==> flow/design.v <==
`timescale 1ns / 1ps
module sixtyup(clk,rst_n,sec1,sec0,sec2,sec3,sec4,sec5 
    );
	input clk;
	input rst_n;
	output [4-1:0] sec0;
	output [4-1:0] sec1;
	output [4-1:0] sec2;
	output [4-1:0] sec3;
	output [4-1:0] sec4;
	output [4-1:0] sec5;
	reg load_def_sec;
	wire cout_sec0,cout_sec1,cout_sec2,cout_sec3,cout_sec4;
	always@(*)
		if((sec1==4'b0101) && (sec0==4'b1001) && (sec3==4'b0101) && (sec2==4'b1001) && (sec4==4'b0011) && (sec5==4'b0010))
			load_def_sec=1'b1;
		else
			load_def_sec=1'b0;
	upcounter_dig0 dig0(
	.value(sec0),
	.carry(cout_sec0),
	.clk(clk),
	.rst_n(rst_n),
	.increase(1'b1),
	.load_def(load_def_sec),
	.def_value(4'b0000)
	);
	upcounter_dig1 dig1(
	.value(sec1),
	.carry(cout_sec1),
	.clk(clk),
	.rst_n(rst_n),
	.increase(cout_sec0),
	.load_def(load_def_sec),
	.def_value(4'b0000)
	);
	upcounter_dig2 dig2(
	.value(sec2),
	.carry(cout_sec2),
	.clk(clk),
	.rst_n(rst_n),
	.increase(cout_sec1),
	.load_def(load_def_sec),
	.def_value(4'b0000)
	);
	upcounter_dig3 dig3(
	.value(sec3),
	.carry(cout_sec3),
	.clk(clk),
	.rst_n(rst_n),
	.increase(cout_sec2),
	.load_def(load_def_sec),
	.def_value(4'b0000)
	);
	upcounter_dig4 dig4(
	.value(sec4),
	.carry(cout_sec4),
	.clk(clk),
	.rst_n(rst_n),
	.increase(cout_sec3),
	.load_def(load_def_sec),
	.def_value(4'b0000)
	);
	upcounter_dig5 dig5(
	.value(sec5),
	.carry(cout_sec5),
	.clk(clk),
	.rst_n(rst_n),
	.increase(cout_sec4),
	.load_def(load_def_sec),
	.def_value(4'b0000)
	);
endmodule
`timescale 1ns / 1ps
module upcounter_dig0(clk,rst_n,load_def,increase,def_value,value,carry
    );
	input clk;
	input rst_n;
	input load_def;
	input increase;
	input [4-1:0] def_value;
	output [4-1:0] value;
	output carry;
	reg [4-1:0] value;
	reg [4-1:0] value_tmp;
	reg carry;
	always@(*)
		if(increase==1'b0)
			value_tmp=value;
		else if(load_def==1'b1)
			value_tmp=def_value;
		else if((increase==1'b1) && (value==4'b1001))
			value_tmp=4'b0000;
		else
			value_tmp=value+4'b0001;
	always@(*)
		if((increase==1'b1) && (value==4'b1001))
			carry=1'b1;
		else
			carry=1'b0;
	always@(posedge clk or negedge rst_n)
		if(~rst_n)
			value<=def_value;
		else
			value<=value_tmp;
endmodule
`timescale 1ns / 1ps
module upcounter_dig1(clk,rst_n,load_def,increase,def_value,value,carry
    );
	input clk;
	input rst_n;
	input load_def;
	input increase;
	input [4-1:0] def_value;
	output [4-1:0] value;
	output carry;
	reg [4-1:0] value;
	reg [4-1:0] value_tmp;
	reg carry;
	always@(*)
		if(increase==1'b0)
			value_tmp=value;
		else if(load_def==1'b1)
			value_tmp=def_value;
		else if((increase==1'b1) && (value==4'b0101))
			value_tmp=4'b0000;
		else
			value_tmp=value+4'b0001;
	always@(*)
		if((increase==1'b1) && (value==4'b0101))
			carry=1'b1;
		else
			carry=1'b0;
	always@(posedge clk or negedge rst_n)
		if(~rst_n)
			value<=def_value;
		else
			value<=value_tmp;
endmodule
`timescale 1ns / 1ps
module upcounter_dig2(clk,rst_n,load_def,increase,def_value,value,carry
	);
	input clk;
	input rst_n;
	input load_def;
	input increase;
	input [4-1:0] def_value;
	output [4-1:0] value;
	output carry;
	reg [4-1:0] value;
	reg [4-1:0] value_tmp;
	reg carry;
	always@(*)
		if(increase==1'b0)
			value_tmp=value;
		else if(load_def==1'b1)
			value_tmp=def_value;
		else if((increase==1'b1) && (value==4'b1001))
			value_tmp=4'b0000;
		else
			value_tmp=value+4'b0001;
	always@(*)
		if((increase==1'b1) && (value==4'b1001))
			carry=1'b1;
		else
			carry=1'b0;
	always@(posedge clk or negedge rst_n)
		if(~rst_n)
			value<=def_value;
		else
			value<=value_tmp;
endmodule
`timescale 1ns / 1ps
module upcounter_dig3(clk,rst_n,load_def,increase,def_value,value,carry
    );
	input clk;
	input rst_n;
	input load_def;
	input increase;
	input [4-1:0] def_value;
	output [4-1:0] value;
	output carry;
	reg [4-1:0] value;
	reg [4-1:0] value_tmp;
	reg carry;
	always@(*)
		if(increase==1'b0)
			value_tmp=value;
		else if(load_def==1'b1)
			value_tmp=def_value;
		else if((increase==1'b1) && (value==4'b0101))
			value_tmp=4'b0000;
		else
			value_tmp=value+4'b0001;
	always@(*)
		if((increase==1'b1) && (value==4'b0101))
			carry=1'b1;
		else
			carry=1'b0;
	always@(posedge clk or negedge rst_n)
		if(~rst_n)
			value<=def_value;
		else
			value<=value_tmp;
endmodule
`timescale 1ns / 1ps
module upcounter_dig4(clk,rst_n,load_def,increase,def_value,value,carry
    );
	input clk;
	input rst_n;
	input load_def;
	input increase;
	input [4-1:0] def_value;
	output [4-1:0] value;
	output carry;
	reg [4-1:0] value;
	reg [4-1:0] value_tmp;
	reg carry;
	always@(*)
		if(increase==1'b0)
			value_tmp=value;
		else if(load_def==1'b1)
			value_tmp=def_value;
		else if((increase==1'b1) && (value==4'b1001))
			value_tmp=4'b0000;
		else
			value_tmp=value+4'b0001;
	always@(*)
		if((increase==1'b1) && (value==4'b1001))
			carry=1'b1;
		else
			carry=1'b0;
	always@(posedge clk or negedge rst_n)
		if(~rst_n)
			value<=def_value;
		else
			value<=value_tmp;
endmodule
`timescale 1ns / 1ps
module upcounter_dig5(clk,rst_n,load_def,increase,def_value,value,carry
    );
	input clk;
	input rst_n;
	input load_def;
	input increase;
	input [4-1:0] def_value;
	output [4-1:0] value;
	output carry;
	reg [4-1:0] value;
	reg [4-1:0] value_tmp;
	reg carry;
	always@(*)
		if(increase==1'b0 && load_def!=1'b1)
			value_tmp=value;
		else if(load_def==1'b1)
			value_tmp=def_value;
		else if((increase==1'b1) && (value==4'b1001))
			value_tmp=4'b0000;
		else
			value_tmp=value+4'b0001;
	always@(*)
		if((increase==1'b1) && (value==4'b1001))
			carry=1'b1;
		else
			carry=1'b0;
	always@(posedge clk or negedge rst_n)
		if(~rst_n)
			value<=def_value;
		else
			value<=value_tmp;
endmodule
==> Step by step through the tools: sixtyup <==
Tool output for the design above, in the order of the flow.
Line numbers count from 1 in the design file above.
Cell names lack the library's common part.
{ "design": {"top_module": "sixtyup", "clock": "clk", "lib": "sky130hd", "lib_corner": "tt_025C_1v80"} }

==> Word-level counts <==
Counts by Yosys on the flattened word-level netlist (proc, flatten, opt, wreduce; memories kept). Register bits leave out memories and registers merged into their read ports (data or address); mux counts leave out enables and synchronous resets folded into registers. Print and check cells are left out. Cells with the same type and inputs are merged into one.
{ "word_totals": {"register_bits": 24, "input_bits": 2, "out_inout_bits": 24, "wordCells": 51} }
{ "classes": {"n_addsub": 6, "equal": 8, "muxes": 18, "n_logic": 2, "n_reduce_logical": 11} }
{ "op_table": {"columns": ["op", "n"], "rows": [
  ["4-bit two-way mux", 12],
  ["4-bit by 1-bit adder with 4-bit output (second input constant)", 6],
  ["4-bit equality test (second input constant)", 4],
  ["1-bit logical AND", 11],
  ["4-bit by 2-bit equality test with 1-bit output (second input constant)", 2],
  ["4-bit by 3-bit equality test with 1-bit output (second input constant)", 2],
  ["1-bit two-way mux", 6],
  ["1-bit inverter", 2]
]} }

==> Logic depth <==
Yosys ltp: most cells in a row. Word level: on the elaborated netlist, between registers, memories and ports. Mapped: between sequential cells and ports; inverters and the memories' decode and read muxes count.
{ "logic_depth": {"ltp_word": 13, "abc_area": 0, "depth_mapped": 7, "ltp_nobuf": 6} }

==> After synthesis <==
Yosys stat after the flow's synthesis: flattened, memories mapped to cells. It holds for the ABC_AREA given above (unset counts as 0); a run with the other value may have another netlist.
{ "types": {"columns": ["type", "n", "area_total_um2"], "rows": [
  ["dfrtp_1", 24, 600.576],
  ["ha_1", 13, 162.656],
  ["o21ai_0", 15, 75.072],
  ["nand2_1", 18, 67.565],
  ["nand3b_4", 2, 40.038],
  ["inv_1", 10, 37.536],
  ["and3b_1", 4, 35.034],
  ["nand3b_1", 4, 30.029],
  ["o31ai_1", 4, 30.029],
  ["xnor2_1", 3, 26.275],
  ["nor2_1", 6, 22.522],
  ["nand4_4", 1, 21.27],
  ["a21oi_1", 4, 20.019],
  ["nand3_2", 2, 20.019],
  ["nand4_1", 3, 18.768],
  ["o2bb2ai_1", 2, 17.517],
  ["nor3_4", 1, 16.266],
  ["nand3_1", 3, 15.014]
]} }
Other cell types: 17; their cells: 17.
{ "mapped": {"cells": 136, "mapped_area_um2": 1390.1, "seqArea_um2": 600.6, "ffs": 24, "buf_cells": 1} }

==> Timing after synthesis <==
OpenSTA on the mapped netlist: ideal clock, no wires. The path of least setup slack (recovery checks aside). Input and output delay are each 20% of the period. Register names are those of the netlist, which keeps one name where synthesis merged equal registers.
{ "synth_path": {"kind": "reg-to-reg", "start": "register dig1.value[1]", "end": "register dig5.value[2]", "clock_period_ps": 1800, "setup_ps": 128, "launch_ps": 0, "t_arrival_ps": 1495, "required_time_ps": 1672, "slack_ps": 178, "path_delay_ps": 1623, "stages": 7, "n_path_buf": 0, "synth_period_reached_ps": 1622} }
"path_delay_ps" = arrival - input delay + setup time.
"stages": output pins that drive a net of the path, with the launching flip-flop's if there is one; two outputs of one cell count as two.
"synth_period_reached_ps" is the clock period less the worst setup slack; recovery checks do not enter. This is arithmetic on one report: input and output delays are still those of the set period (20% each).
The rows between start and end are the longest chain of elaborated cells between them; the timing report does not say that the signal goes this way. Where chains are equally long, one stands for them.
Each line given opens the expression or statement behind the cell; cells for indexed reads and writes are added by Yosys, which also makes memories of some case tables.
{ "synth_between": {"cell_sequence": "dfrtp_1 -> inv_1 -> ha_1 -> nand3b_4 -> nor3_4 -> nand3_2 -> mux2_1", "elab_chain_len": 12, "cells_between": 21, "cone_classes": "1 x eq/ne; 7 x mux; 2 x logic; 11 x reduce/logical"} }
{ "synth_rtl": {"columns": ["item", "line_no", "source"], "rows": [
  ["start, declared", 115, "output [4-1:0] value;"],
  ["start, assigned", 136, "value<=def_value;"],
  ["start, assigned", 138, "value<=value_tmp;"],
  ["4-bit by 3-bit equality test with 1-bit output", 130, "if((increase==1'b1) && (value==4'b0101))"],
  ["1-bit logical AND", 130, null],
  ["1-bit two-way mux", 130, null],
  ["1-bit logical AND", 163, "if((increase==1'b1) && (value==4'b1001))"],
  ["1-bit two-way mux", 163, null],
  ["1-bit logical AND", 196, "if((increase==1'b1) && (value==4'b0101))"],
  ["1-bit two-way mux", 196, null],
  ["1-bit logical AND", 229, "if((increase==1'b1) && (value==4'b1001))"],
  ["1-bit two-way mux", 229, null],
  ["1-bit logical AND", 257, "else if((increase==1'b1) && (value==4'b1001))"],
  ["4-bit two-way mux", 257, null],
  ["4-bit two-way mux", 255, "else if(load_def==1'b1)"],
  ["end, assigned", 268, "value<=def_value;"],
  ["end, assigned", 270, "value<=value_tmp;"],
  ["end, declared", 247, "output [4-1:0] value;"]
]} }

==> Timing after layout <==
Path of least setup slack in the final report of job 1 (OpenROAD, finished layout, wires in). Where an end is a register, its clock arrival counts in the times.
The report prints the path's times to 10 ps; the period is as set.
{ "layout_path": {"kind": "reg-to-output", "start": "register dig5.value[3]", "end": "output port sec5[3]", "clock_period_ps": 3300, "out_delay_ps": 660, "launch_ps": 300, "t_arrival_ps": 1390, "required_time_ps": 2640, "slack_ps": 1250, "stages": 2, "n_path_buf": 1} }
{ "layout_between": {"cell_sequence": "dfrtp_1 -> clkdlybuf4s50_1", "elab_chain_len": 0, "cells_between": 0, "cone_lines": 0} }
{ "layout_rtl": {"columns": ["item", "line_no", "source"], "rows": [
  ["start, declared", 247, "output [4-1:0] value;"],
  ["start, assigned", 268, "value<=def_value;"],
  ["start, assigned", 270, "value<=value_tmp;"],
  ["end, declared", 11, "output [4-1:0] sec5;"]
]} }

==> runs of sixtyup <==
Top module sixtyup; platform sky130hd; tools Yosys and OpenROAD; 2 stored runs in no particular order. Input and output delays are each 20% of the period that was set; the output load is 0.01 pF.
"achieved clock period" means the clock period less the worst setup slack. The figure is calculated, with input and output delays left at 20% of the set period.
"critical setup path time" means the part of the period allowed to the worst setup path (the constraints hold back 20% at inputs and 20% at outputs) less its slack; where the path has registers, the arrival times of their clocks count too.
"total design power" is the tool's figure for a default switching activity; nothing was simulated.
"critical setup path time" is given in steps of 10 ps.

==> job 1: settings <==
{ "period_ns": 3.3, "CAP_MARGIN": 20, "CORE_MARGIN": 2, "CORE_UTILIZATION": 40, "SLEW_MARGIN": 20 }
==> job 1: results <==
critical setup path time: 1390 ps
critical path kind: reg-to-output
die outline area: 3962.7 um^2
synthesis area: 1390.1 um^2
achieved clock period: 2053 ps
smallest setup slack: 1247 ps
total design power: 0.4566 mW
utilization of the finished layout: 51.9 %

==> job 2: settings <==
{ "period_ns": 1.79, "CORE_UTILIZATION": 65, "SETUP_SLACK_MARGIN": 0.19, "PLACE_DENSITY": 0.69, "CELL_PAD_IN_SITES_GLOBAL_PLACEMENT": 2, "ABC_AREA": 1, "CTS_CLUSTER_SIZE": 43, "CAP_MARGIN": 20, "CORE_MARGIN": 2, "SLEW_MARGIN": 20 }
==> job 2: results <==
stopped before the end: placement reported GPL-0301
